==> flow/design.v <==
module top_module(
    input         clk,             
    input         rstn,            
    input  [15:0] sw_i,            
    output [7:0]  disp_seg_o,      
    output [7:0]  disp_an_o        
);
    parameter REG_DATA_NUM  = 5'd31;    
    parameter DMEM_DATA_NUM = 4'd15;    
    reg  [27:0] clkdiv;                 
    wire        Clk_CPU;                
    wire        Clk_instr;              
    wire        Clk_display;            
    wire [31:0] PC_out;                 
    wire [31:0] instr;                  
    wire [31:0] reg_data;               
    wire [31:0] mem_addr_out;           
    wire [31:0] mem_data_out;           
    wire [31:0] debug_data;             
    reg  [4:0]  reg_addr;               
    reg  [3:0]  dmem_addr;              
    reg         sw3_last, sw4_last;     
    reg  [31:0] reg_data_from_cpu;      
    reg  [31:0] dmem_data;              
    reg  [31:0] access_addr_data;       
    reg  [31:0] display_data;           
    always @(posedge clk or negedge rstn) begin
        if (!rstn)
            clkdiv <= 0;
        else
            clkdiv <= clkdiv + 1'b1;
    end
    assign Clk_CPU     = (sw_i[15]) ? clkdiv[27] : clkdiv[20];
    assign Clk_instr   = Clk_CPU & ~sw_i[1];
    assign Clk_display = clkdiv[16];
    sccomp cpu(
        .clk(Clk_instr),
        .rstn(rstn),
        .reg_sel(reg_addr),
        .reg_data(reg_data),
        .instr(instr),
        .PC_out(PC_out),
        .mem_addr_out(mem_addr_out),
        .mem_data_out(mem_data_out),
        .debug_data(debug_data)
    );
    always @(posedge clk or negedge rstn) begin
        if (!rstn) begin
            reg_addr  <= 5'b0;
            dmem_addr <= 4'b0;
            sw3_last  <= 1'b0;
            sw4_last  <= 1'b0;
        end else begin
            sw3_last <= sw_i[3];
            sw4_last <= sw_i[4];
            if (sw_i[0]) begin
                reg_addr  <= sw_i[6:2];
                dmem_addr <= sw_i[5:2];
            end else begin
                if (sw_i[2]) begin
                    reg_addr  <= 5'b0;
                    dmem_addr <= 4'b0;
                end else if (sw_i[3] && !sw3_last) begin
                    reg_addr  <= (reg_addr  == REG_DATA_NUM)  ? 5'd0  : reg_addr  + 1'b1;
                    dmem_addr <= (dmem_addr == DMEM_DATA_NUM) ? 4'd0  : dmem_addr + 1'b1;
                end else if (sw_i[4] && !sw4_last) begin
                    reg_addr  <= (reg_addr  == 5'd0)          ? REG_DATA_NUM  : reg_addr  - 1'b1;
                    dmem_addr <= (dmem_addr == 4'd0)          ? DMEM_DATA_NUM : dmem_addr - 1'b1;
                end
            end
        end
    end
    always @(*) reg_data_from_cpu = reg_data;
    always @(*) dmem_data = mem_data_out;
    always @(*) begin
        if (mem_addr_out != 32'h0 || mem_data_out != 32'h0)
            access_addr_data = mem_addr_out;
        else
            access_addr_data = 32'hFFFFFFFF;
    end
    always @(*) begin
        if (sw_i[10] == 1'b1)
            display_data = debug_data;
        else begin
            case (sw_i[14:11])
                4'b1000: display_data = instr;
                4'b0100: display_data = reg_data_from_cpu;
                4'b0010: display_data = access_addr_data;
                4'b0001: display_data = dmem_data;
                4'b1001: display_data = PC_out;
                default: display_data = PC_out;
            endcase
        end
    end
    seg7_controller seg7_ctrl(
        .clk(Clk_display),
        .rstn(rstn),
        .data(display_data),
        .seg(disp_seg_o),
        .an(disp_an_o)
    );
endmodule
module seg7_controller(
    input         clk,          
    input         rstn,         
    input  [31:0] data,         
    output reg [7:0] seg,       
    output reg [7:0] an         
);
    reg [2:0] digit_sel;
    reg [3:0] digit_data;
    always @(posedge clk or negedge rstn) begin
        if (!rstn)
            digit_sel <= 3'b000;
        else
            digit_sel <= digit_sel + 1;
    end
    always @(*) begin
        case (digit_sel)
            3'b000: digit_data = data[3:0];
            3'b001: digit_data = data[7:4];
            3'b010: digit_data = data[11:8];
            3'b011: digit_data = data[15:12];
            3'b100: digit_data = data[19:16];
            3'b101: digit_data = data[23:20];
            3'b110: digit_data = data[27:24];
            3'b111: digit_data = data[31:28];
        endcase
    end
    always @(*) begin
        case (digit_sel)
            3'b000: an = 8'b11111110;
            3'b001: an = 8'b11111101;
            3'b010: an = 8'b11111011;
            3'b011: an = 8'b11110111;
            3'b100: an = 8'b11101111;
            3'b101: an = 8'b11011111;
            3'b110: an = 8'b10111111;
            3'b111: an = 8'b01111111;
        endcase
    end
    always @(*) begin
        case (digit_data)
            4'h0: seg = 8'b11000000;
            4'h1: seg = 8'b11111001;
            4'h2: seg = 8'b10100100;
            4'h3: seg = 8'b10110000;
            4'h4: seg = 8'b10011001;
            4'h5: seg = 8'b10010010;
            4'h6: seg = 8'b10000010;
            4'h7: seg = 8'b11111000;
            4'h8: seg = 8'b10000000;
            4'h9: seg = 8'b10010000;
            4'hA: seg = 8'b10001000;
            4'hB: seg = 8'b10000011;
            4'hC: seg = 8'b11000110;
            4'hD: seg = 8'b10100001;
            4'hE: seg = 8'b10000110;
            4'hF: seg = 8'b10001110;
            default: seg = 8'b11111111;
        endcase
    end
endmodule 
Tool chain data of seg7_controller. The steps from the RTL of seg7_controller to its reports follow in flow order. Lines are those of the file above, counted from 1. Operators: Yosys type, input widths -> output width; for muxes data width and select width s. The mark n/a stands for no value.

Top module: seg7_controller. Clock input: clk. Cell library: sky130hd. Timing corner: tt_025C_1v80.

Elaborated design. Source: Yosys, flattened and elaborated, memories not mapped. Widths are those after wreduce; folded enables and synchronous resets count as part of the registers. Registers that Yosys merges into a memory's read port (data or address) are not register bits. Print and check cells do not count. Equal cells are merged and count once. Yosys's memory passes give these memory sizes; they may raise the number of words (mostly to a power of two), join words into wider ones and drop unused or constant bits.

The entry for bits of input ports reads 34. Memories kept: 2. Bits in writable memories: 0. The entry for flip-flop bits (word level) reads 3. Memory bits (read-only): 176. Output and inout port bits: 16. Word width x clocked read ports: 0. For latch bits the number is 0.

Memory list: (name not given) (words 16, bits a word 7, read ports 1, write ports 0, RTL line 143) `case (digit_data)`; (name not given) (words 8, bits a word 8, read ports 1, write ports 0, RTL line 131) `case (digit_sel)`.

For div/mod/pow operators the number is 0. Bitwise logic cells: 0. The entry for multiply operators reads 0. Equal/unequal tests: 7. Under add/sub/neg operators stands 1. The entry for reductions and logical operators reads 1. $lt $le $gt $ge: 0. Shifts and indexed selects: 0. The entry for multiplexer cells reads 1.

Operator list (count): $pmux 4 s8 (1); $eq 3x3->1 const B (4); $eq 3x2->1 const B (2); $add 3x1->3 const B (1); $eq 3x1->1 const B (1); $logic_not 3->1 (1).

Depth. Yosys ltp: most cells in a row. Word level: on the elaborated netlist, between registers, memories and ports. Mapped: between sequential cells and ports; inverters and the memories' decode and read muxes count.

The entry for depth after elaboration reads 2. The entry for ABC_AREA reads 1. Under depth in mapped cells stands 14. Gate-level depth less buffers: 13.

After synthesis. Yosys stat after the flow's synthesis: flattened, memories mapped to cells. It holds for the ABC_AREA given above (unset counts as 0); a run with the other value may have another netlist. The area totals of this step are shown rounded.

The figure for flip-flop cells is 3. Under mapped area stands 900 µm². The entry for area of sequential cells reads 75.1 µm². The figure for cell count is 148.

Cell types (count): sky130_fd_sc_hd__nand2_1 (50); sky130_fd_sc_hd__ha_1 (12); sky130_fd_sc_hd__nand3_1 (24); sky130_fd_sc_hd__dfrtp_1 (3); sky130_fd_sc_hd__inv_1 (16); sky130_fd_sc_hd__nor2_4 (5); sky130_fd_sc_hd__nor2_1 (12); sky130_fd_sc_hd__buf_6 (3); sky130_fd_sc_hd__nand4_1 (4); sky130_fd_sc_hd__nand2_4 (2); sky130_fd_sc_hd__nand3_2 (2); sky130_fd_sc_hd__nand2_2 (3); sky130_fd_sc_hd__nor2_2 (3); sky130_fd_sc_hd__nand3_4 (1); sky130_fd_sc_hd__nand4_2 (1); sky130_fd_sc_hd__buf_4 (1); sky130_fd_sc_hd__inv_4 (1); sky130_fd_sc_hd__a21oi_1 (1).

Not listed: further types 4, cells in them 4.

Path before layout. Path of least setup slack by OpenSTA after synthesis, without wires, with an ideal clock, recovery checks aside; 20% of the period is set as input and as output delay. Where synthesis merged equal registers, the netlist keeps one of their names.

Path type: register to output. From: register digit_sel[0]. To: output port seg[3]. Required time: 3.344 ns. The figure for stages is 13. Path slack: 1.442 ns. The entry for delay of the path reads 1.902 ns. Under buffers on the path stands 0. The entry for period reads 4.18 ns. The figure for external output delay is 0.836 ns. The figure for arrival time is 1.902 ns. For synthesis period reached the number is 2.738 ns.

"delay of the path" = arrival - input delay + setup time. At an output port there is no setup time. "stages": output pins that drive a net of the path, with the launching flip-flop's if there is one; two outputs of one cell count as two. "synthesis period reached" is the clock period less the worst setup slack; recovery checks do not enter. This is arithmetic on one report: input and output delays are still those of the set period (20% each). Between the ends stands the longest chain of elaborated cells between them, by number of cells; it is not shown to be the way that was timed. Of several equally long chains one is given. A line is the first line of the expression or statement that the cell stems from. Yosys adds cells for indexed reads and writes and turns some case tables into memories. A memory read counts as a cell of the chain, while the word-level depth stops at memories.

Cells stage by stage: sky130_fd_sc_hd__dfrtp_1 > sky130_fd_sc_hd__ha_1 > sky130_fd_sc_hd__ha_1 > sky130_fd_sc_hd__nor2_4 > sky130_fd_sc_hd__nand4_1 > sky130_fd_sc_hd__nand3_1 > sky130_fd_sc_hd__inv_1 > sky130_fd_sc_hd__ha_1 > sky130_fd_sc_hd__inv_1 > sky130_fd_sc_hd__nand2_1 > sky130_fd_sc_hd__nand2_1 > sky130_fd_sc_hd__nand2_1 > sky130_fd_sc_hd__nand2_1. The figure for cells in the longest elaborated chain is 3.

RTL lines, path after synthesis: from (decl) (RTL line 110) `reg [2:0] digit_sel;`; from (assign) (RTL line 114) `digit_sel <= 3'b000;`; from (assign) (RTL line 116) `digit_sel <= digit_sel + 1;`; $eq 3x3->1 (RTL line 119) `case (digit_sel)`; $pmux 4 s8 (RTL line 119); $mem_v2 16x7 (RTL line 143) `case (digit_data)`; to (decl) (RTL line 107) `output reg [7:0] seg,`.

Ticket comment

Design seg7_controller on sky130hd. What follows are 2 stored runs of the flow, each under its own settings; their order means nothing. The constraints put input and output delay at 20% of the set period each and load the outputs with 0.01 pF.

Files of job 1:
==> flow/run.sh <==
#!/bin/bash
# the make line also repeats the synthesis and layout settings of config.mk as NAME=value (left out here)
make -C /OpenROAD-flow-scripts/flow DESIGN_CONFIG=/design/flow/config.mk WORK_HOME=/design/flow/orfs CLKGATE_MAP_FILE= finish
==> flow/config.mk <==
export PLATFORM = sky130hd
export DESIGN_NAME = seg7_controller
export DESIGN_NICKNAME = seg7_controller
export VERILOG_FILES = /design/flow/design.v
export SDC_FILE = /design/flow/constraint.sdc
export NUM_CORES = 4
export LEC_CHECK = 0
export ABC_AREA = 1
export CAP_MARGIN = 20
export CORE_MARGIN = 2
export CORE_UTILIZATION = 71
export CTS_CLUSTER_DIAMETER = 268
export GPL_ROUTABILITY_DRIVEN = 0
export GPL_TIMING_DRIVEN = 0
export MAX_ROUTING_LAYER = met4
export MIN_ROUTING_LAYER = met2
export PLACE_DENSITY_LB_ADDON = 0.05
export SETUP_SLACK_MARGIN = 0.65
export SLEW_MARGIN = 20
==> flow/constraint.sdc <==
create_clock -name core_clock -period 2.31 [get_ports {clk}]
set_input_delay 0.4620 -clock core_clock [delete_from_list [all_inputs] [get_ports {clk}]]
set_output_delay 0.4620 -clock core_clock [all_outputs]
set_load 0.01 [all_outputs]

Outcome of job 1: no results, placement failed with FLW-0024.

Files of job 2:
==> flow/run.sh <==
#!/bin/bash
# the make line also repeats the synthesis and layout settings of config.mk as NAME=value (left out here)
make -C /OpenROAD-flow-scripts/flow DESIGN_CONFIG=/design/flow/config.mk WORK_HOME=/design/flow/orfs CLKGATE_MAP_FILE= finish
==> flow/config.mk <==
export PLATFORM = sky130hd
export DESIGN_NAME = seg7_controller
export DESIGN_NICKNAME = seg7_controller
export VERILOG_FILES = /design/flow/design.v
export SDC_FILE = /design/flow/constraint.sdc
export NUM_CORES = 4
export LEC_CHECK = 0
export ABC_AREA = 1
export CAP_MARGIN = 5
export CELL_PAD_IN_SITES_DETAIL_PLACEMENT = 2
export CELL_PAD_IN_SITES_GLOBAL_PLACEMENT = 2
export CORE_MARGIN = 2
export CORE_UTILIZATION = 61
export CTS_CLUSTER_SIZE = 71
export MAX_ROUTING_LAYER = met4
export MIN_ROUTING_LAYER = met2
export PLACE_DENSITY_LB_ADDON = 0.16
export SETUP_SLACK_MARGIN = 0.05
export SLEW_MARGIN = 20
export TNS_END_PERCENT = 35
==> flow/constraint.sdc <==
create_clock -name core_clock -period 4.02 [get_ports {clk}]
set_input_delay 0.8040 -clock core_clock [delete_from_list [all_inputs] [get_ports {clk}]]
set_output_delay 0.8040 -clock core_clock [all_outputs]
set_load 0.01 [all_outputs]

Outcome of job 2: no results, placement failed with FLW-0024.
